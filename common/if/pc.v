==> flow/design.v <==
module pc_with_addr_mux #(
    parameter W = 32
) (
    input wire clk, rst,
    input wire can_branch,       
    input wire jump,             
    input wire targ_else_offset, 
    input wire branch_take,      
    input wire pc_addr_src_reg,  
    input wire[W-1:0] rs_val,    
    input wire[W-1:0] imm,       
    output reg[W-1:0] pc,
    input wire[W-1:0] read_inst,
    output reg[W-1:0] inst
);
    wire[W-1:0] pc_targ_addr = (pc_addr_src_reg ? rs_val : imm);
    always @(posedge clk) begin
        if (rst) begin
            pc <= 32'b0;
        end
        else begin
            pc <=   (jump || (can_branch && branch_take)) ?
                    (targ_else_offset ? pc_targ_addr : (pc + pc_targ_addr + 4)) :
                    pc + 4;
        end
    end
    always @(negedge clk) begin
        inst <= read_inst;
    end
endmodule
==> Reports on pc_with_addr_mux <==
Tool output for the design above, in the order of the flow.
Line numbers count from 1 in the design file above.
Cell names lack the library's common part.
{ "design": {"top_module": "pc_with_addr_mux", "clock_port": "clk", "cell_library": "sky130hd", "pvt_corner": "tt_025C_1v80"} }

==> After elaboration <==
Counts by Yosys on the flattened word-level netlist (proc, flatten, opt, wreduce; memories kept). Register bits leave out memories and registers merged into their read ports (data or address); mux counts leave out enables and synchronous resets folded into registers. Print and check cells are left out. Cells with the same type and inputs are merged into one.
{ "classes": {"add_sub_neg": 3, "muxes": 3, "reduce_and_logical": 2} }
{ "ops": {"columns": ["cell", "count"], "rows": [
  ["32-bit 2-to-1 mux", 3],
  ["32-bit by 3-bit adder with 32-bit output with constant B", 2],
  ["32-bit adder", 1],
  ["1-bit logical AND", 1],
  ["1-bit logical OR", 1]
]} }
{ "word_totals": {"register_bits": 64, "input_bits": 103, "output_inout_bits": 64} }

==> Depth <==
Depth = most cells in a row (Yosys ltp): at word level without a register or memory, in the mapped netlist without a sequential cell, where the memories' decode and read muxes count.
{ "logic_depth": {"ltp_word": 5, "abc_area": 1, "ltp_mapped": 20, "ltp_nobuf": 18} }

==> Synthesis result <==
The flow's flattened synthesis, as Yosys stat reports it; memories are mapped. The netlist is that of the ABC_AREA named above (0 if unset); the other value can give another one.
{ "synth_totals": {"stdcells": 987, "synth_area_um2": 5914.4, "seqArea_um2": 1281.2, "ffs": 64, "n_buf": 22} }
{ "types": {"columns": ["type", "count", "type_area_um2"], "rows": [
  ["nand2_1", 363, 1.36E+03],
  ["dfxtp_1", 64, 1.28E+03],
  ["ha_1", 62, 775.744],
  ["inv_1", 150, 563.04],
  ["nand3_1", 69, 345.331],
  ["a21oi_1", 59, 295.283],
  ["nor2_1", 64, 240.23],
  ["o21ai_0", 39, 195.187],
  ["xor2_1", 20, 175.168],
  ["o21bai_1", 16, 120.115],
  ["clkbuf_1", 15, 56.304],
  ["nand4_1", 9, 56.304],
  ["nor3_1", 11, 55.053],
  ["nor2_4", 4, 45.043],
  ["nor3_2", 4, 40.038],
  ["xnor2_1", 3, 26.275],
  ["nand4_4", 1, 21.27],
  ["fa_1", 1, 20.019]
]} }
Not listed: further types 22, cells in them 33.

# Flow runs of pc_with_addr_mux

Top module pc_with_addr_mux; platform sky130hd; tools Yosys and OpenROAD; 2 stored runs in no particular order. Input and output delays are each 20% of the period that was set; the output load is 0.01 pF.
"total power after layout" is the tool's figure for a default switching activity; nothing was simulated.

==> stored run 1: settings <==
{ "period_ns": 5.98, "CORE_UTILIZATION": 36, "SETUP_SLACK_MARGIN": 1.25, "CORE_ASPECT_RATIO": 1.03, "CORE_MARGIN": 10, "CELL_PAD_IN_SITES_GLOBAL_PLACEMENT": 3, "CELL_PAD_IN_SITES_DETAIL_PLACEMENT": 0, "ABC_AREA": 1, "GPL_TIMING_DRIVEN": 0, "CTS_CLUSTER_SIZE": 93, "CAP_MARGIN": 20, "MAX_ROUTING_LAYER": "met5", "SLEW_MARGIN": 20 }
==> stored run 1: results <==
unfinished; error GPL-0301 in placement

==> stored run 2: settings <==
{ "period_ns": 4.95, "SETUP_SLACK_MARGIN": 0.92, "CAP_MARGIN": 20, "CORE_MARGIN": 2, "CORE_UTILIZATION": 40, "SLEW_MARGIN": 20 }
==> stored run 2: results <==
overall die area: 13,601.4 µm²
final worst hold slack: 0.492 ns
cell area after synthesis: 5,073.6 µm²
worst setup slack after layout: 0.628 ns
standard-cell area of the final layout: 7,444.6 µm²
utilization after routing: 0.595
total power after layout: 2,309 uW

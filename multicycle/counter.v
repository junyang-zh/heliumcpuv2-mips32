==> flow/design.v <==
module counter #(
    parameter COUNTER_W = 3,
    parameter N = 5,
    parameter PREFIX_N = 3'd2,       
    parameter TOTAL_TYPES = 6
) (
    input wire clk, rst,
    input wire[6-1:0] op_code,
    input wire[6-1:0] funct,
    output wire if_clk, id_clk, ex_clk, mem_clk, wb_clk,
    output wire inst_read_en
);
    function[COUNTER_W:0] seq_lookup_table;  
        input[COUNTER_W-1:0] stage_count;    
        input[4-1:0] exe_type;
        begin
            case (exe_type)
                4'd0: begin
                    seq_lookup_table = { stage_count, (stage_count >= 3'd5) };
                end
                4'd1: begin
                    seq_lookup_table = { stage_count, (stage_count >= 3'd4) };
                end
                4'd3: begin
                    seq_lookup_table = { stage_count, (stage_count >= 3'd3) };
                end
                4'd4: begin
                    seq_lookup_table = { stage_count, (stage_count >= 3'd2) };
                end
                4'd2: case (stage_count)
                    3'd2: seq_lookup_table = { 3'd2, 1'b0 };
                    3'd3: seq_lookup_table = { 3'd4, 1'b0 };
                    default: seq_lookup_table = { 3'd0, 1'b1 };
                endcase
                4'd5: case (stage_count)
                    3'd2: seq_lookup_table = { 3'd4, 1'b0 };
                    default: seq_lookup_table = { 3'd0, 1'b1 };
                endcase
                default: seq_lookup_table = { 3'd0, 1'b1 };
            endcase
        end
    endfunction
    reg[COUNTER_W-1:0] count;
    reg[4-1:0] suffix_type;
    reg[N-1:0] clks;
    reg[COUNTER_W-1:0] cur_cnt;  
    reg invalid;                 
    always @(posedge clk) begin
        clks = 0;
        if (rst) begin
            count = 0;
            clks[count] = 1;
            suffix_type = 4'd6;
        end
        else begin
            if (count < PREFIX_N - 1) begin
                count = count + 1;
                clks[count] = 1;
                suffix_type = 4'd6;
            end
            else begin
                if (suffix_type == 4'd6) case (op_code)
                    6'b000000: case (funct)
                        6'b001000: suffix_type = 4'd3;
                        default: suffix_type = 4'd2;
                    endcase
                    6'b100000, 6'b100100, 6'b100001, 6'b100101, 6'b100011:
                        suffix_type = 4'd0;
                    6'b101000, 6'b101001, 6'b101011:
                        suffix_type = 4'd1;
                    6'b001000, 6'b001001, 6'b001100, 6'b001101, 6'b001110, 6'b001010, 6'b001011, 6'b000011:
                        suffix_type = 4'd2;
                    6'b000100, 6'b000101, 6'b000110, 6'b000111, 6'b000001:
                        suffix_type = 4'd3;
                    6'b000010:
                        suffix_type = 4'd4;
                    6'b001111:
                        suffix_type = 4'd5;
                    default: suffix_type = 4'd0;
                endcase
                count = count + 1;
                { cur_cnt, invalid } = seq_lookup_table(count, suffix_type);
                if (invalid) begin
                    count = 0;
                    clks[count] = 1;
                    suffix_type = 4'd6;
                end
                else begin
                    clks[cur_cnt] = 1;
                end
            end
        end
    end
    always @(negedge clk) begin  
        clks = 0;
    end
    assign inst_read_en = (count == 0);
    assign { wb_clk, mem_clk, ex_clk, id_clk, if_clk } = clks;
endmodule
# Step by step through the tools: counter
# What the tools print for counter, step after step.
# Line numbers count from 1 in the design file above.
# Operators carry their Yosys type and port widths (W data, S select, Z words).
# Library cell names are shortened.
setup:
  top: "counter"
  clock_port: "clk"
  cell_library: "sky130hd"
  lib_corner: "tt_025C_1v80"

# After elaboration
# Source: Yosys, flattened and elaborated, memories not mapped. Widths are those after wreduce. Registers that Yosys merges into a memory's read port (data or address) are not register bits. Print and check cells do not count. Equal cells are merged and count once.
bits:
  regBits: 7
  inputBits: 14
  out_inout_bits: 6
  wordCells: 54
classes:
  add_sub_neg: 1
  n_cmp: 5
  equal: 27
  mux: 12
  reduce_logical: 7
op_table:
  columns: ["operator", "n"]
  rows:
  - ["$eq A6 B4 Y1 const B", 9]
  - ["$eq A6 B3 Y1 const B", 4]
  - ["$eq A6 B6 Y1 const B", 3]
  - ["$pmux W3 S6", 1]
  - ["$eq A4 B3 Y1 const B", 3]
  - ["$eq A6 B2 Y1 const B", 2]
  - ["$mux W4", 3]
  - ["$eq A4 B2 Y1 const B", 2]
  - ["$reduce_or A8 Y1", 1]
  - ["$ge A3 B2 Y1 const B", 2]
  - ["$eq A3 B2 Y1 const B", 2]
  - ["$ge A3 B3 Y1 const B", 2]
  - ["$reduce_or A3 Y1", 2]
  - ["$eq A6 B1 Y1 const B", 1]
  - ["$logic_not A6 Y1", 1]
  - ["$pmux W1 S6", 1]
  - ["$mux W3", 2]
  - ["$reduce_or A5 Y1", 1]
  - ["$eq A4 B1 Y1 const B", 1]
  - ["$logic_not A4 Y1", 1]
  - ["$mux W1", 4]
  - ["$add A3 B1 Y3 const B", 1]
  - ["$lt A3 B1 Y1 const B", 1]
  - ["$logic_not A3 Y1", 1]
  - ["$pmux W1 S2", 1]

# Longest topological paths
# Depth = most cells in a row (Yosys ltp): at word level without a register or memory, in the mapped netlist without a sequential cell, where the memories' decode and read muxes count.
logic_depth:
  word_depth: 12
  ABC_AREA: 0
  depth_mapped: 9
  ltp_nobuf: 9

# Netlist
# Source: synth_stat.txt of the flow (Yosys; design flattened, memories mapped). It holds for the ABC_AREA given above (unset counts as 0); a run with the other value may have another netlist.
by_type:
  columns: ["cell", "n", "area_total_um2"]
  rows:
  - ["dfxtp_1", 12, 240.23]
  - ["nor2_1", 15, 56.304]
  - ["a21oi_1", 10, 50.048]
  - ["buf_4", 5, 37.536]
  - ["ha_1", 3, 37.536]
  - ["nor2b_1", 5, 31.28]
  - ["a211oi_2", 2, 25.024]
  - ["nand2b_1", 4, 25.024]
  - ["inv_1", 6, 22.522]
  - ["a31oi_4", 1, 21.27]
  - ["nand3_1", 4, 20.019]
  - ["a211o_1", 2, 17.517]
  - ["nor3b_1", 2, 15.014]
  - ["o21ai_0", 3, 15.014]
  - ["or4b_4", 1, 13.763]
  - ["nand4_1", 2, 12.512]
  - ["or3_1", 2, 12.512]
  - ["clkbuf_1", 3, 11.261]
# Other cell types: 24; their cells: 27.
synth_totals:
  mapped_cells: 109
  yosys_area_um2: 857.1
  seqArea_um2: 240.2
  ffs: 12
  buffers: 9

# Path before layout
# Path of least setup slack by OpenSTA after synthesis, without wires, with an ideal clock, recovery checks aside; 20% of the period is set as input and as output delay. Where synthesis merged equal registers, the netlist keeps one of their names.
synth_timing:
  kind: "input port to flip-flop"
  startpoint: "input op_code[3]"
  endpoint: "register (no name shown)"
  period_ps: 2720
  in_delay_ps: 544
  setup_time_ps: 134
  t_first_pin_ps: 544
  t_arrival_ps: 2596
  required_time_ps: 2586
  slack_ps: -10
  path_delay_ps: 2186
  path_stages: 8
  path_buffers: 1
  synth_period_reached_ps: 2730
# "path_delay_ps" is the arrival time less input delay plus setup time.
# "path_stages" counts driving pins, that of a launching flip-flop among them; a cell with two outputs on the path counts twice.
# "synth_period_reached_ps" = period - worst setup slack (recovery checks aside). The figure is calculated, with input and output delays left at 20% of the set period.
synth_via:
  cell_sequence: "buf_2 > or4b_4 > a31oi_4 > a211oi_2 > a211o_1 > a211oi_2 > nand3_2 > or4b_1"
synth_lines:
  columns: ["item", "line", "source"]
  rows:
  - ["start, declared", 8, "input wire[6-1:0] op_code,"]
# No chain of elaborated cells between the ends is given.

# Path in the finished layout
# Path of least setup slack in the final report of stored run 1 (OpenROAD, finished layout, wires in). Where an end is a register, its clock arrival counts in the times.
# The report prints the path's times to 10 ps; the period is as set.
layout_timing:
  kind: "input port to flip-flop"
  startpoint: "input op_code[0]"
  endpoint: "register (no name shown)"
  period_ps: 3100
  in_delay_ps: 620
  setup_time_ps: 120
  t_first_pin_ps: 620
  t_arrival_ps: 2970
  required_time_ps: 3240
  slack_ps: 270
  path_stages: 8
  path_buffers: 1
layout_via:
  cell_sequence: "clkdlybuf4s50_1 > or4b_4 > a31oi_4 > a211oi_2 > a211o_1 > a211oi_2 > nand3_2 > or4b_1"
layout_lines:
  columns: ["item", "line", "source"]
  rows:
  - ["start, declared", 8, "input wire[6-1:0] op_code,"]
# No chain of elaborated cells between the ends is given.

## Implementation results

Measured data: module counter, platform sky130hd, 2 stored runs of the flow under differing settings, order arbitrary. Input and output delays are each 20% of the period that was set; the output load is 0.01 pF.
"clock_period_reached_ps" means the clock period less the worst setup slack. The figure is calculated, with input and output delays left at 20% of the set period.
"worst_setup_path_time_ps" = time allowed to the worst setup path (clock period - input delay - output delay, where it has them) - its slack; a late launch clock adds to it, a late capture clock takes from it.
"power_w" rests on the timing tool's default activity at the inputs, not on a simulated workload.
"worst_setup_path_time_ps" is known to 10 ps.

--- stored run 1 ---
==> flow/run.sh <==
#!/bin/bash
# the make line also repeats the synthesis and layout settings of config.mk as NAME=value (left out here)
make -C /OpenROAD-flow-scripts/flow DESIGN_CONFIG=/design/flow/config.mk WORK_HOME=/design/flow/orfs CLKGATE_MAP_FILE= finish
==> flow/config.mk <==
export PLATFORM = sky130hd
export DESIGN_NAME = counter
export DESIGN_NICKNAME = counter
export VERILOG_FILES = /design/flow/design.v
export SDC_FILE = /design/flow/constraint.sdc
export NUM_CORES = 4
export LEC_CHECK = 0
export CAP_MARGIN = 20
export CORE_MARGIN = 2
export CORE_UTILIZATION = 40
export SETUP_SLACK_MARGIN = 0.19
export SLEW_MARGIN = 20
==> flow/constraint.sdc <==
create_clock -name core_clock -period 3.1 [get_ports {clk}]
set_input_delay 0.6200 -clock core_clock [delete_from_list [all_inputs] [get_ports {clk}]]
set_output_delay 0.6200 -clock core_clock [all_outputs]
set_load 0.01 [all_outputs]

==> results, as YAML <==
results:
  synthesis_area_um2: 857.1
  die_area_um2: 2529.1
  layout_stdcell_area_um2: 1088.5
  setup_worst_slack_ps: 272
  setup_tns_ps: 0
  power_w: 0.000686
  clock_period_reached_ps: 2828
  worst_setup_path_time_ps: 2210
  worst_path_kind: "input port to flip-flop"

--- stored run 2 ---
==> flow/run.sh <==
#!/bin/bash
# the make line also repeats the synthesis and layout settings of config.mk as NAME=value (left out here)
make -C /OpenROAD-flow-scripts/flow DESIGN_CONFIG=/design/flow/config.mk WORK_HOME=/design/flow/orfs CLKGATE_MAP_FILE= finish
==> flow/config.mk <==
export PLATFORM = sky130hd
export DESIGN_NAME = counter
export DESIGN_NICKNAME = counter
export VERILOG_FILES = /design/flow/design.v
export SDC_FILE = /design/flow/constraint.sdc
export NUM_CORES = 4
export LEC_CHECK = 0
export ABC_AREA = 1
export CAP_MARGIN = 20
export CELL_PAD_IN_SITES_DETAIL_PLACEMENT = 2
export CELL_PAD_IN_SITES_GLOBAL_PLACEMENT = 2
export CORE_ASPECT_RATIO = 1.48
export CORE_MARGIN = 2
export CORE_UTILIZATION = 44
export CTS_CLUSTER_DIAMETER = 55
export GPL_ROUTABILITY_DRIVEN = 1
export MAX_ROUTING_LAYER = met4
export MIN_ROUTING_LAYER = met2
export PLACE_DENSITY_LB_ADDON = 0.02
export SETUP_SLACK_MARGIN = 0.26
export SLEW_MARGIN = 20
export TNS_END_PERCENT = 90
==> flow/constraint.sdc <==
create_clock -name core_clock -period 4.36 [get_ports {clk}]
set_input_delay 0.8720 -clock core_clock [delete_from_list [all_inputs] [get_ports {clk}]]
set_output_delay 0.8720 -clock core_clock [all_outputs]
set_load 0.01 [all_outputs]

==> results, as YAML <==
outcome: "no results, placement failed with FLW-0024"
